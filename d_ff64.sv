==> flow/design.v <==
module D_FF (q, d, clk, reset);  
	output reg q;
	input d, clk;
	input reset;
	always_ff @(posedge clk)
	if (reset)
		q <= 0;  
	else
		q <= d;  
endmodule 
`timescale 1ps/1ps
module d_ff64(out, in, clk, enable, curr, rst);
	output logic [63:0] out;
	input logic [63:0] in, curr;
	input logic clk, enable, rst;
	logic [63:0] WIRE0;
	logic [63:0] WIRE1;
	logic [63:0] WIRE2;
	logic not_enable;
	not #50 n0 (not_enable, enable);
	genvar i; 
	generate
		for (i=0; i<64; i++) begin : eachDFF
			and #50 a0 (WIRE0[i], in[i], enable);
			and #50 a2 (WIRE1[i], curr[i], not_enable);
			or #50 o0 (WIRE2[i], WIRE1[i], WIRE0[i]);
			D_FF d0 (.q(out[i]), .d(WIRE2[i]), .clk(clk), .reset(rst));
		end
	endgenerate
endmodule 
-- Tool chain data of d_ff64
Tool output for the design above, in the order of the flow.
Lines are those of the file above, counted from 1.
The mark -- stands for no value.
- top module: d_ff64
- clock port: clk
- cell library: sky130hd
- library corner: tt_025C_1v80

-- Word-level counts
Counts by Yosys on the flattened word-level netlist (proc, flatten, opt, wreduce; memories kept). Register bits leave out memories and registers merged into their read ports (data or address); mux counts leave out enables and synchronous resets folded into registers. Print and check cells are left out. Cells with the same type and inputs are merged into one.
- noted elaborated cells: 257
- noted output and inout port bits: 64
- noted input port bits: 131
- noted register bits: 64
- noted bitwise operators: 193
- operators by type and width (cell ; count):
    bitwise AND 1 bit ; 128
    OR 1 bit ; 64
    NOT 1 bit ; 1

-- Longest topological paths
Longest topological path by Yosys (ltp), each cell counted once; first at word level (registers and memories cut), then after technology mapping (sequential cells cut; the memories' decode and read muxes count).
- depth in word-level cells: 3
- ABC_AREA at 0
- depth in mapped cells at 4
- depth with buffers taken out: 2

-- Netlist
Yosys stat after the flow's synthesis: flattened, memories mapped to cells. It holds for the ABC_AREA given above (unset counts as 0); a run with the other value may have another netlist.
- cell types (cell type ; count ; area in all (um2)):
    sky130_fd_sc_hd__dfxtp_1 ; 64 ; 1.28E+03
    sky130_fd_sc_hd__mux2i_1 ; 64 ; 640.614
    sky130_fd_sc_hd__buf_4 ; 64 ; 480.461
    sky130_fd_sc_hd__nor2_1 ; 64 ; 240.23
    sky130_fd_sc_hd__buf_8 ; 6 ; 90.086
    sky130_fd_sc_hd__buf_1 ; 6 ; 22.522
    sky130_fd_sc_hd__buf_6 ; 1 ; 11.261
    sky130_fd_sc_hd__clkbuf_2 ; 1 ; 5.005
- area of sequential cells at 1281.2 um2
- mapped area: 2771.4 um2
- noted flip-flop cells: 64
- cells in the netlist at 270
By module: a second synthesis without flattening, with its own total; a netlist apart from the flattened one above.
- noted cell total of the unflattened synthesis: 199
- area (unflattened synthesis) at 3239.4 um2
Each row is one instance without its submodules.
- modules (module ; seq. area (um2) ; cells ; times used ; area (um2)):
    D_FF ; 20.0 ; 2 ; 64 ; 33.8
    d_ff64 ; 0.0 ; 71 ; 1 ; 1077.3

-- Timing after synthesis
OpenSTA on the mapped netlist: ideal clock, no wires. The path of least setup slack (recovery checks aside). Input and output delay are each 20% of the period. Register names are those of the netlist, which keeps one name where synthesis merged equal registers.
- kind: input -> register
- from: input port enable
- to: register eachDFF[10].d0.q
- delay of the path at 0.654 ns
- noted stages on the path: 4
- time at the first pin at 0.175 ns
- data arrival time: 0.701 ns
- setup slack at 0.044 ns
- noted buffers on the path: 2
- clock period at 0.873 ns
- library setup time: 0.128 ns
- noted synthesis period reached: 0.829 ns
"delay of the path" is the arrival time less input delay plus setup time.
"stages on the path": output pins that drive a net of the path, with the launching flip-flop's if there is one; two outputs of one cell count as two.
"synthesis period reached" = period - worst setup slack (recovery checks aside). The figure is calculated, with input and output delays left at 20% of the set period.
Between the ends stands the longest chain of elaborated cells between them, by number of cells; it is not shown to be the way that was timed. Of several equally long chains one is given.
A line is the first line of the expression or statement that the cell stems from. Yosys adds cells for indexed reads and writes and turns some case tables into memories.
- cells stage by stage: sky130_fd_sc_hd__buf_6 sky130_fd_sc_hd__buf_8 sky130_fd_sc_hd__mux2i_1 sky130_fd_sc_hd__nor2_1
- cells in the longest elaborated chain at 3
- elaborated cells on any way between the ends: 4
- RTL lines with such cells: 4
- those cells by class: logic (4)
- ends and longest elaborated chain, post-synthesis (element ; line ; text):
    start, declared ; 15 ; input logic clk, enable, rst;
    NOT 1 bit ; 20 ; not #50 n0 (not_enable, enable);
    bitwise AND 1 bit ; 25 ; and #50 a2 (WIRE1[i], curr[i], not_enable);
    OR 1 bit ; 26 ; or #50 o0 (WIRE2[i], WIRE1[i], WIRE0[i]);
    end, assigned ; 7 ; q <= 0;
    end, assigned ; 9 ; q <= d;
    end, declared ; 2 ; output reg q;

-- Worst path after layout
From the final timing report of run 1: the path of least setup slack in the routed layout; clock arrival at registers is part of the times.
- kind: register -> output
- from: register eachDFF[10].d0.q
- to: output port out[10]
- external output delay: 0.13 ns
- noted stages on the path: 2
- noted buffers on the path: 1
- time at the first pin at 0.34 ns
- clock period at 0.64 ns
- setup slack at -0.29 ns
- data arrival time: 0.80 ns
- cells stage by stage: sky130_fd_sc_hd__dfxtp_1 sky130_fd_sc_hd__buf_2
- cells in the longest elaborated chain at 0
- elaborated cells on any way between the ends: 0
- RTL lines with such cells: 0
- ends and longest elaborated chain, post-layout (element ; line ; text):
    start, declared ; 2 ; output reg q;
    start, assigned ; 7 ; q <= 0;
    start, assigned ; 9 ; q <= d;
    end, declared ; 13 ; output logic [63:0] out;

==> results <==
Design d_ff64 on sky130hd. What follows are 2 stored runs of the flow, each under its own settings; their order means nothing. The constraints put input and output delay at 20% of the set period each and load the outputs with 0.01 pF.
"achieved period" means the clock period less the worst setup slack. The figure is calculated, with input and output delays left at 20% of the set period.
"time used up by the worst setup path": the worst setup path's part of the clock period (all of it between registers, 20% less for each end at a port) less its slack. A launch clock that arrives late makes it longer, a capture clock that arrives late makes it shorter.
By "overall power" is meant OpenSTA's value without simulated activity: inputs other than the clock are taken to toggle once in ten clock periods, and the tool carries that through the logic.

Run 1

==> flow/run.sh <==
#!/bin/bash
# the make line also repeats the synthesis and layout settings of config.mk as NAME=value (left out here)
make -C /OpenROAD-flow-scripts/flow DESIGN_CONFIG=/design/flow/config.mk WORK_HOME=/design/flow/orfs CLKGATE_MAP_FILE= finish
==> flow/config.mk <==
export PLATFORM = sky130hd
export DESIGN_NAME = d_ff64
export DESIGN_NICKNAME = d_ff64
export VERILOG_FILES = /design/flow/design.v
export SDC_FILE = /design/flow/constraint.sdc
export NUM_CORES = 4
export LEC_CHECK = 0
export CAP_MARGIN = 20
export CELL_PAD_IN_SITES_GLOBAL_PLACEMENT = 0
export CORE_ASPECT_RATIO = 0.77
export CORE_MARGIN = 9
export CORE_UTILIZATION = 48
export CTS_CLUSTER_DIAMETER = 46
export CTS_CLUSTER_SIZE = 74
export GPL_ROUTABILITY_DRIVEN = 0
export HOLD_SLACK_MARGIN = 0.15
export PLACE_DENSITY_LB_ADDON = 0.1
export SETUP_SLACK_MARGIN = 0.16
export SLEW_MARGIN = 20
export TNS_END_PERCENT = 35
==> flow/constraint.sdc <==
create_clock -name core_clock -period 0.64 [get_ports {clk}]
set_input_delay 0.1280 -clock core_clock [delete_from_list [all_inputs] [get_ports {clk}]]
set_output_delay 0.1280 -clock core_clock [all_outputs]
set_load 0.01 [all_outputs]

Measured in run 1:
- noted the achieved period: 0.926 ns
- noted the overall power: 10.627 mW
- overall die area: 8,856.6 um2
- synthesis area at 2,771.4 um2
- noted the lowest setup slack: -0.286 ns
- noted the final utilization: 0.874
- time used up by the worst setup path: 0.80 ns
- worst setup path kind: register -> output

Run 2

==> flow/run.sh <==
#!/bin/bash
# the make line also repeats the synthesis and layout settings of config.mk as NAME=value (left out here)
make -C /OpenROAD-flow-scripts/flow DESIGN_CONFIG=/design/flow/config.mk WORK_HOME=/design/flow/orfs CLKGATE_MAP_FILE= finish
==> flow/config.mk <==
export PLATFORM = sky130hd
export DESIGN_NAME = d_ff64
export DESIGN_NICKNAME = d_ff64
export VERILOG_FILES = /design/flow/design.v
export SDC_FILE = /design/flow/constraint.sdc
export NUM_CORES = 4
export LEC_CHECK = 0
export CAP_MARGIN = 35
export CELL_PAD_IN_SITES_GLOBAL_PLACEMENT = 1
export CORE_MARGIN = 7
export CORE_UTILIZATION = 27
export CTS_CLUSTER_SIZE = 15
export GPL_ROUTABILITY_DRIVEN = 0
export GPL_TIMING_DRIVEN = 1
export MAX_ROUTING_LAYER = met5
export PLACE_DENSITY_LB_ADDON = 0.01
export SETUP_SLACK_MARGIN = -0.03
export SLEW_MARGIN = 20
export TNS_END_PERCENT = 80
==> flow/constraint.sdc <==
create_clock -name core_clock -period 0.699 [get_ports {clk}]
set_input_delay 0.1398 -clock core_clock [delete_from_list [all_inputs] [get_ports {clk}]]
set_output_delay 0.1398 -clock core_clock [all_outputs]
set_load 0.01 [all_outputs]

Measured in run 2:
- time used up by the worst setup path: 0.77 ns
- worst setup path kind: register -> output
- noted the lowest setup slack: -0.206 ns
- noted the final utilization: 0.454
- overall die area: 13,297.5 um2
- noted the overall power: 8.739 mW
- synthesis area at 2,771.4 um2
- noted the achieved period: 0.905 ns
